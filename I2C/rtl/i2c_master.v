==> flow/design.v <==
module i2c_master #(parameter DATA_WIDTH = 32, parameter DIV = 200)
(
    input                           clk,
    input                           rst_n,
    input                           start,
    input                           mode,
    input       [6:0]               slave_addr,
    input       [7:0]               data_addr,
    input       [DATA_WIDTH-1:0]    data_in,
    output      [DATA_WIDTH-1:0]    data_out,
    output                          data_rdy,
    output                          scl,
    inout                           sda
);
localparam DIV_NEG_MID = (DIV>>2)-1;
localparam DIV_C = (DIV>>1)-1;
localparam DIV_POS_MID = (DIV_NEG_MID + DIV_C)+1;
localparam BYTE_NUM = 1 + 1 + 1 + DATA_WIDTH/8;
localparam W_BIT_NUM = (BYTE_NUM-1)*8;
localparam R_BIT_NUM = BYTE_NUM*8;
localparam BYTE_WIDTH = clogb2(BYTE_NUM);
localparam DIV_WIDTH = clogb2(DIV); 
localparam DATA_BIT = clogb2(DATA_WIDTH);
reg         [DIV_WIDTH-1:0]     div_cnt;
reg                             sclk;
reg         [DATA_BIT:0]        data_cnt;
reg         [3:0]               shift_cnt;
reg         [1:0]               sclk_buf;
reg         [7:0]               wr_ctrl_str;         
reg         [7:0]               r_ctrl_str;          
reg         [7:0]               wr_data_addr;
reg         [DATA_WIDTH-1:0]    data_buf;
reg                             mode_r;
reg                             sda_r;
reg                             start_flag;
reg                             ack_flag;
reg         [DATA_WIDTH-1:0]    data_out_r;
wire                            sclk_pos;
wire                            sclk_neg;
wire                            capture_en;
wire                            shift_en;
wire                            scl_en;
wire                            sda_en;
localparam IDLE        = 4'd0; 
localparam START       = 4'd1; 
localparam WR_S_ADDR   = 4'd2; 
localparam WR_S_WAIT   = 4'd3; 
localparam WR_D_ADDR   = 4'd4; 
localparam WR_D_WAIT   = 4'd5; 
localparam W_DATA      = 4'd6;  
localparam W_WAIT      = 4'd7; 
localparam R_START     = 4'd8; 
localparam R_S_ADDR    = 4'd9; 
localparam R_WAIT      = 4'd10; 
localparam R_DATA      = 4'd11; 
localparam R_ACK       = 4'd12; 
localparam R_NACK      = 4'd13; 
localparam STOP        = 4'd14; 
reg     [3:0]   state;
reg     [3:0]   next_state;
wire    state_idle         = state == IDLE     ;
wire    state_start        = state == START    ;
wire    state_wr_s_addr    = state == WR_S_ADDR;
wire    state_wr_s_wait    = state == WR_S_WAIT;
wire    state_wr_d_addr    = state == WR_D_ADDR;
wire    state_wr_d_wait    = state == WR_D_WAIT;
wire    state_w_data       = state == W_DATA   ;
wire    state_w_wait       = state == W_WAIT   ;
wire    state_r_start      = state == R_START  ;
wire    state_r_s_addr     = state == R_S_ADDR ;
wire    state_r_wait       = state == R_WAIT   ;
wire    state_r_data       = state == R_DATA   ;
wire    state_r_ack        = state == R_ACK    ;
wire    state_r_nack       = state == R_NACK   ;
wire    state_stop         = state == STOP     ;
always @(posedge clk or negedge rst_n) begin
    if(!rst_n)begin
        state       <= 4'd0;
    end
    else begin
        state       <= next_state;
    end
end
always @(posedge clk or negedge rst_n) begin
    if(!rst_n) begin
        div_cnt     <= 'd0;
    end
    else if(div_cnt == DIV/2 -1) begin
        div_cnt     <= 'd0;
    end
    else begin
        div_cnt     <= div_cnt + 1'b1;
    end 
end
always @(posedge clk or negedge rst_n) begin
    if(!rst_n) begin
        sclk        <= 1'b0;
    end
    else if(div_cnt == DIV/ -1) begin
        sclk        <= ~sclk;
    end
end
always @(posedge clk or negedge rst_n) begin
    if(!rst_n) begin
        sclk_buf    <= 2'b00;
    end
    else begin
        sclk_buf    <= {sclk_buf[0],sclk};
    end
end
assign sclk_pos = ~sclk_buf[1] & sclk_buf[0];
assign sclk_neg = sclk_buf[1] & ~sclk_buf[0];
assign capture_en = sclk_pos;
assign shift_en = sclk_neg;
always @(posedge clk or negedge rst_n) begin
    if(!rst_n) begin
        shift_cnt       <= 4'd0;
    end
    else if (shift_en) begin
        if(shift_cnt==4'd8)
            shift_cnt   <= 4'd0;
        else if(next_state==WR_S_ADDR|next_state==WR_D_ADDR|next_state==W_DATA|next_state==R_S_ADDR|next_state==R_DATA)
            shift_cnt   <= shift_cnt + 1'b1;
    end
end
always @(posedge clk or negedge rst_n) begin
    if(!rst_n) begin
        data_cnt        <= 'd0;
    end
    else if(shift_en) begin
        if(state_idle)
            data_cnt        <= 'd0;
        else if(next_state == W_DATA) begin
            data_cnt        <= data_cnt + 1'b1;
        end
        else if(state_r_data) begin
            data_cnt        <= data_cnt + 1'b1;
        end
    end
end
always @(posedge clk or negedge rst_n) begin
    if(!rst_n) begin
        start_flag      <= 1'b0;
    end
    else if(state_idle&&start) begin
        start_flag      <= 1'b1;
    end
    else if(shift_en)
        start_flag      <= 1'b0;
end
always @(posedge clk or negedge rst_n) begin
    if(!rst_n) begin
        wr_ctrl_str     <= 8'd0;
        wr_data_addr    <= 8'd0;
        data_buf        <= 'd0;
        r_ctrl_str      <= 8'd0;
        mode_r          <= 1'b0;
    end
    else if(state_idle&start) begin
        wr_ctrl_str     <= {slave_addr,1'b0};
        wr_data_addr    <= data_addr;
        data_buf        <= data_in;
        r_ctrl_str      <= {slave_addr,1'b1};
        mode_r          <= mode;
    end
end
always @(posedge clk or negedge rst_n) begin
    if(!rst_n) begin
        ack_flag        <= 1'b0;
    end
    else if(state_wr_s_wait | state_wr_d_wait | state_w_wait | state_r_wait) begin
        if(capture_en) begin
            ack_flag    <= ~sda;
        end
    end
    else
        ack_flag        <= 1'b0;
end
always @(posedge clk or negedge rst_n) begin
    if(!rst_n) begin
        data_out_r      <= 'd0;
    end
    else if(state_idle)
        data_out_r      <= 'd0;
    else if(state_r_data&&capture_en) begin
        data_out_r[DATA_WIDTH-1-data_cnt]      <= sda;
    end
end
always @(posedge clk or negedge rst_n) begin
    if(!rst_n) begin
        sda_r       <= 1'b1;
    end
    else
        case(next_state)
            IDLE: 
                if(shift_en)
                    sda_r       <= 1'b1;
            START:
                if(capture_en)
                    sda_r       <= 1'b0;
            WR_S_ADDR:
                if(shift_en)
                    sda_r       <= wr_ctrl_str[7-shift_cnt];
            WR_D_ADDR:
                if(shift_en)
                    sda_r       <= wr_data_addr[7-shift_cnt];
            W_DATA:
                if(shift_en)
                    sda_r       <= data_buf[DATA_WIDTH-1-data_cnt];
            W_WAIT:
                if(shift_en)
                    sda_r       <= 1'b0;         
            R_START:
                if(shift_en)
                    sda_r       <= 1'b1;
                else if(capture_en)
                    sda_r       <= 1'b0;
            R_S_ADDR:
                if(shift_en)
                    sda_r       <= r_ctrl_str[7-shift_cnt];
            R_ACK:
                if(shift_en)
                    sda_r       <= 1'b0;
            R_NACK:
                if(shift_en)
                    sda_r       <= 1'b1;
            STOP:
                if(shift_en)
                    sda_r       <= 1'b0;
                else if(capture_en)
                    sda_r       <= 1'b1;
            default:
                sda_r           <= sda_r;
        endcase
end
assign sda_en = state_start | state_wr_s_addr | state_wr_d_addr | state_w_data | state_r_start 
                | state_r_s_addr | state_r_ack | state_r_nack | state_stop;
assign sda = sda_en ? sda_r : 1'bz;
assign scl =  sclk;
assign data_out = data_out_r;
assign data_rdy = (state_stop && (next_state == IDLE));
always @(*) begin
    case(state)
        IDLE:
            if(!rst_n)
                next_state  =   IDLE;
            else if(shift_en&&start_flag) 
                next_state  =   START;
            else
                next_state  =   IDLE;
        START:
            if(!rst_n)
                next_state  =   IDLE;
            else if(shift_en)
                next_state  =   WR_S_ADDR;
            else
                next_state  =   START;
        WR_S_ADDR:
            if(!rst_n)
                next_state  =   IDLE;
            else if(shift_en&&shift_cnt == 4'd8)
                next_state  =   WR_S_WAIT;
            else
                next_state  =   WR_S_ADDR;
        WR_S_WAIT:
            if(!rst_n)
                next_state  =   IDLE;
            else if(shift_en&&ack_flag)
                next_state =    WR_D_ADDR;
            else
                next_state  =   WR_S_WAIT;
        WR_D_ADDR:
            if(!rst_n)
                next_state  =   IDLE;
            else if(shift_en&&shift_cnt==4'd8)
                next_state  =   WR_D_WAIT;
            else
                next_state  =   WR_D_ADDR;
        WR_D_WAIT:
            if(!rst_n) 
                next_state  =   IDLE;
            else if(shift_en&&ack_flag) begin
                if(!mode)
                    next_state  =   R_START;
                else
                    next_state  =   W_DATA;
            end
            else
                next_state  =   WR_D_WAIT;
        W_DATA:
            if(!rst_n)
                next_state  =   IDLE;
            else if(shift_en&&shift_cnt==4'd8)
                next_state  =   W_WAIT;
            else
                next_state  =   W_DATA;
        W_WAIT:
            if(!rst_n)
                next_state  =   IDLE;
            else if(shift_en&&ack_flag) begin
                if(data_cnt==DATA_WIDTH)
                    next_state  =   STOP;
                else
                    next_state  =   W_DATA;
            end
            else
                next_state  =   W_WAIT;
        R_START:
            if(!rst_n) 
                next_state  =   IDLE;
            else if(shift_en)
                next_state  =   R_S_ADDR;
            else
                next_state  =   R_START;
        R_S_ADDR:
            if(!rst_n)
                next_state  =   IDLE;
            else if(shift_en&&shift_cnt==4'd8)
                next_state  =   R_WAIT;
            else
                next_state  =   R_S_ADDR;
        R_WAIT:
            if(!rst_n)
                next_state  =   IDLE;
            else if(shift_en&&ack_flag)
                next_state  =   R_DATA;
            else
                next_state  = R_WAIT;
        R_DATA:
            if(!rst_n)
                next_state  =   IDLE;
            else if(shift_en&&data_cnt==DATA_WIDTH-1)
                next_state  =   R_NACK;
            else if(shift_en&&shift_cnt==4'd8)
                next_state  =   R_ACK;
            else
                next_state  =   R_DATA;
        R_ACK:
            if(!rst_n)
                next_state  =   IDLE;
            else if(shift_en)
                next_state  =   R_DATA;
            else
                next_state  =   R_ACK;
        R_NACK:
            if(!rst_n)
                next_state  =   IDLE;
            else if(shift_en)
                next_state  =   STOP;
            else
                next_state  =   R_NACK;
        STOP:
            if(!rst_n)
                next_state  =   IDLE;
            else if(shift_en)
                next_state  =   IDLE;
            else
                next_state = STOP;
        default:
            next_state  =   IDLE;
    endcase     
end
function [31:0] clogb2;
    input [31:0] depth;
    begin
        for(clogb2=0;depth>1;clogb2=clogb2 + 1)
            depth = depth >> 1;
    end
endfunction
endmodule
### From RTL to reports: i2c_master

The steps from the RTL of i2c_master to its reports follow in flow order.
Line numbers count from 1 in the design file above.
Operators: Yosys type, input widths -> output width; for muxes data width and select width s.
Library cell names are shortened.
Not given: --

| inputs | value |
|---|---|
| top | i2c_master |
| clock input | clk |
| standard-cell library | sky130hd |
| timing corner | tt_025C_1v80 |

### After elaboration

Source: Yosys, flattened and elaborated, memories not mapped. Widths are those after wreduce. Registers that Yosys merges into a memory's read port (data or address) are not register bits. Print and check cells do not count.

| operators by class | value |
|---|---|
| add/subtract/negate cells | 6 |
| equality and inequality tests | 37 |
| shift operators | 6 |
| multiplexer cells | 57 |
| bitwise operators | 25 |
| reduce/logical cells | 20 |

Operators by type and width:

| operator | count |
|---|---|
| $mux 4 | 16 |
| $mux 32 | 2 |
| $pmux 4 s15 | 1 |
| $eq 4x4->1 const B | 14 |
| $shift 1x33->32 | 1 |
| $shift 1x33->32 const A | 1 |
| $neg 32->33 | 1 |
| $and 32x32->32 | 1 |
| $or 32x32->32 | 1 |
| $shiftx 32x7->1 | 1 |
| $not 32->32 | 1 |
| $eq 4x3->1 const B | 7 |
| $shiftx 8x5->1 | 3 |
| $mux 1 | 21 |
| $mux 3 | 7 |
| $mux 6 | 3 |
| $or 1x1->1 | 15 |
| $eq 4x2->1 const B | 3 |
| $reduce_bool 11->1 | 1 |
| $ne 2x2->1 const B | 5 |
| $mux 2 | 5 |
| $pmux 1 s9 | 1 |
| $eq 4x1->1 const B | 2 |
| $logic_not 4->1 | 2 |
| $reduce_and 8->1 | 1 |
| $logic_and 1x1->1 | 7 |
| $sub 5x6->7 const A | 1 |
| $add 7x1->7 const B | 1 |

Other operator kinds: 16; their cells: 26.

| storage and ports | value |
|---|---|
| register bits after elaboration | 114 |
| input bits | 51 |
| output and inout port bits | 35 |
| word-level cells | 165 |

### Longest topological paths

Depth = most cells in a row (Yosys ltp): at word level without a register or memory, in the mapped netlist without a sequential cell, where the memories' decode and read muxes count.

| depth | value |
|---|---|
| word-level depth | 14 |
| ABC_AREA | 1 |
| gate-level depth with buffers | 23 |
| gate-level depth less buffers | 23 |

### Synthesis result

The flow's flattened synthesis, as Yosys stat reports it; memories are mapped. The netlist is that of the ABC_AREA named above (0 if unset); the other value can give another one.
Totals and module areas in this step are rounded.

Cell types:

| type | count | area in all (µm²) |
|---|---|---|
| dfrtp_1 | 116 | 2.9E+03 |
| nand2_1 | 126 | 472.954 |
| mux2_2 | 41 | 461.693 |
| o21ai_0 | 88 | 440.422 |
| nand3_1 | 77 | 385.37 |
| inv_1 | 81 | 304.042 |
| nor2_1 | 71 | 266.506 |
| ha_1 | 15 | 187.68 |
| a22o_1 | 18 | 157.651 |
| a21oi_1 | 23 | 115.11 |
| nand4_1 | 15 | 93.84 |
| nor2_4 | 7 | 78.826 |
| clkbuf_1 | 20 | 75.072 |
| dfstp_2 | 2 | 52.55 |
| o221ai_1 | 5 | 43.792 |
| o22ai_1 | 7 | 43.792 |
| nor2_2 | 6 | 37.536 |
| o211ai_1 | 5 | 37.536 |

Other cell types: 25; their cells: 61.

| synthesis totals | value |
|---|---|
| standard cells after synthesis | 784 |
| synthesis area | 6,570 µm² |
| sequential area | 2,960 µm² |
| mapped flip-flops | 118 |
| buffers | 30 |

### Worst setup path after synthesis

OpenSTA on the mapped netlist: ideal clock, no wires. The path of least setup slack (recovery checks aside). Input and output delay are each 20% of the period. Register names are those of the netlist, which keeps one name where synthesis merged equal registers.

| timing path after synthesis | value |
|---|---|
| kind | input to output |
| from | in rst_n |
| to | out data_rdy |
| period | 4.14 ns |
| input delay | 0.828 ns |
| external output delay | 0.828 ns |
| time at the first pin | 0.828 ns |
| data arrival time | 2.015 ns |
| data required time | 3.312 ns |
| setup slack | 1.297 ns |
| path delay | 1.187 ns |
| stages | 11 |
| path buffers | 2 |
| synthesis period reached | 2.843 ns |

"path delay" is the arrival time less input delay plus setup time.
A path that ends at an output port has no setup time.
"stages": output pins that drive a net of the path, with the launching flip-flop's if there is one; two outputs of one cell count as two.
"synthesis period reached" = period - worst setup slack (recovery checks aside). The figure is calculated, with input and output delays left at 20% of the set period.
The rows between start and end are the longest chain of elaborated cells between them; the timing report does not say that the signal goes this way. Where chains are equally long, one stands for them.
Each line given opens the expression or statement behind the cell; cells for indexed reads and writes are added by Yosys, which also makes memories of some case tables.

| on the way, after synthesis | value |
|---|---|
| path through | buf_2 -> buf_2 -> nand3_1 -> nand2_1 -> nor2_1 -> nand3_1 -> nor2_1 -> nand2_1 -> nor2_4 -> nand2_1 -> nor2_1 |
| cells in the longest elaborated chain | 4 |
| elaborated cells between the ends (all ways) | 18 |
| those cells by class | 16 x mux; 2 x reduce/logical |

RTL lines, path after synthesis:

| item | RTL line | RTL |
|---|---|---|
| start, declared | 4 | `input                           rst_n,` |
| $mux 4 | 353 | `if(!rst_n)` |
| $pmux 4 s15 | 243 | `case(state)` |
| $logic_not 4->1 | 241 | `assign data_rdy = (state_stop && (next_state == IDLE));` |
| $logic_and 1x1->1 | 241 |  |
| end, declared | 11 | `output                          data_rdy,` |

### Timing after layout

Path of least setup slack in the final report of flow run 2 (OpenROAD, finished layout, wires in). Where an end is a register, its clock arrival counts in the times.

| timing path after layout | value |
|---|---|
| kind | register to output |
| from | reg sclk_buf[0] |
| to | out data_rdy |
| period | 5.28 ns |
| external output delay | 1.06 ns |
| time at the first pin | 0.43 ns |
| data arrival time | 3.53 ns |
| data required time | 4.22 ns |
| setup slack | 0.70 ns |
| stages | 14 |
| path buffers | 1 |

The rows between start and end are the longest chain of elaborated cells between them; the timing report does not say that the signal goes this way. Where chains are equally long, one stands for them.

| on the way, after layout | value |
|---|---|
| path through | dfrtp_1 -> inv_1 -> ha_1 -> inv_1 -> nand3_1 -> nand2_1 -> nor2_1 -> nand3_1 -> nor2_1 -> nand2_1 -> nor2_4 -> nand2_1 -> nor2_1 -> clkdlybuf4s50_1 |
| cells in the longest elaborated chain | 9 |
| elaborated cells between the ends (all ways) | 40 |
| those cells by class | 32 x mux; 2 x logic; 6 x reduce/logical |

RTL lines, path after layout:

| item | RTL line | RTL |
|---|---|---|
| start, declared | 28 | `reg         [1:0]               sclk_buf;` |
| start, assigned | 105 | `sclk_buf    <= 2'b00;` |
| start, assigned | 108 | `sclk_buf    <= {sclk_buf[0],sclk};` |
| $not 1->1 | 112 | `assign sclk_neg = sclk_buf[1] & ~sclk_buf[0];` |
| $and 1x1->1 | 112 |  |
| $logic_and 1x1->1 | 334 | `else if(shift_en&&shift_cnt==4'd8)` |
| $mux 3 | 334 |  |
| $mux 3 | 332 | `else if(shift_en&&data_cnt==DATA_WIDTH-1)` |
| $mux 4 | 330 | `if(!rst_n)` |
| $pmux 4 s15 | 243 | `case(state)` |
| $logic_not 4->1 | 241 | `assign data_rdy = (state_stop && (next_state == IDLE));` |
| $logic_and 1x1->1 | 241 |  |
| end, declared | 11 | `output                          data_rdy,` |

FLOW RESULTS
============

Settings and measured results of 2 stored flow runs for module i2c_master (sky130hd), not sorted in any way. The constraints put input and output delay at 20% of the set period each and load the outputs with 0.01 pF.
By "reached clock period" is meant the clock period of the run minus its worst setup slack. This is arithmetic on one report: input and output delays are still those of the set period (20% each).
By "critical path time" is meant the share of the clock period that the worst setup path is allowed (20% is reserved at inputs, 20% at outputs), minus its slack. Clock arrival times at its registers enter into it.
"total power after layout" is the tool's figure for a default switching activity; nothing was simulated.
Values from the reports are rounded here.

#### Flow run 1

| setting | value |
|---|---|
| period_ns | `2.83` |
| CORE_UTILIZATION | `67` |
| SETUP_SLACK_MARGIN | `0.1` |
| PLACE_DENSITY_LB_ADDON | `0.28` |
| CORE_MARGIN | `3` |
| CELL_PAD_IN_SITES_GLOBAL_PLACEMENT | `2` |
| CELL_PAD_IN_SITES_DETAIL_PLACEMENT | `0` |
| TNS_END_PERCENT | `80` |
| CAP_MARGIN | `5` |
| SLEW_MARGIN | `10` |

Stopped before the end: placement reported FLW-0024.

#### Flow run 2

| setting | value |
|---|---|
| period_ns | `5.28` |
| CORE_UTILIZATION | `32` |
| ABC_AREA | `1` |
| GPL_TIMING_DRIVEN | `1` |
| CTS_CLUSTER_SIZE | `37` |
| CTS_CLUSTER_DIAMETER | `174` |
| SLEW_MARGIN | `25` |
| CAP_MARGIN | `20` |
| CORE_MARGIN | `2` |

| result | value |
|---|---|
| critical path time | 3.53 ns |
| worst setup path type | register to output |
| synthesis area | 6,570 µm² |
| standard-cell area after routing | 8,300 µm² |
| worst-case hold slack | 0.409 ns |
| summed negative setup slack | 0.000 ns |
| reached clock period | 4.581 ns |
| utilization after routing | 41.1 % |
| setup slack of the critical path | 0.699 ns |
| total die area | 21,700 µm² |
| total power after layout | 2,380 µW |
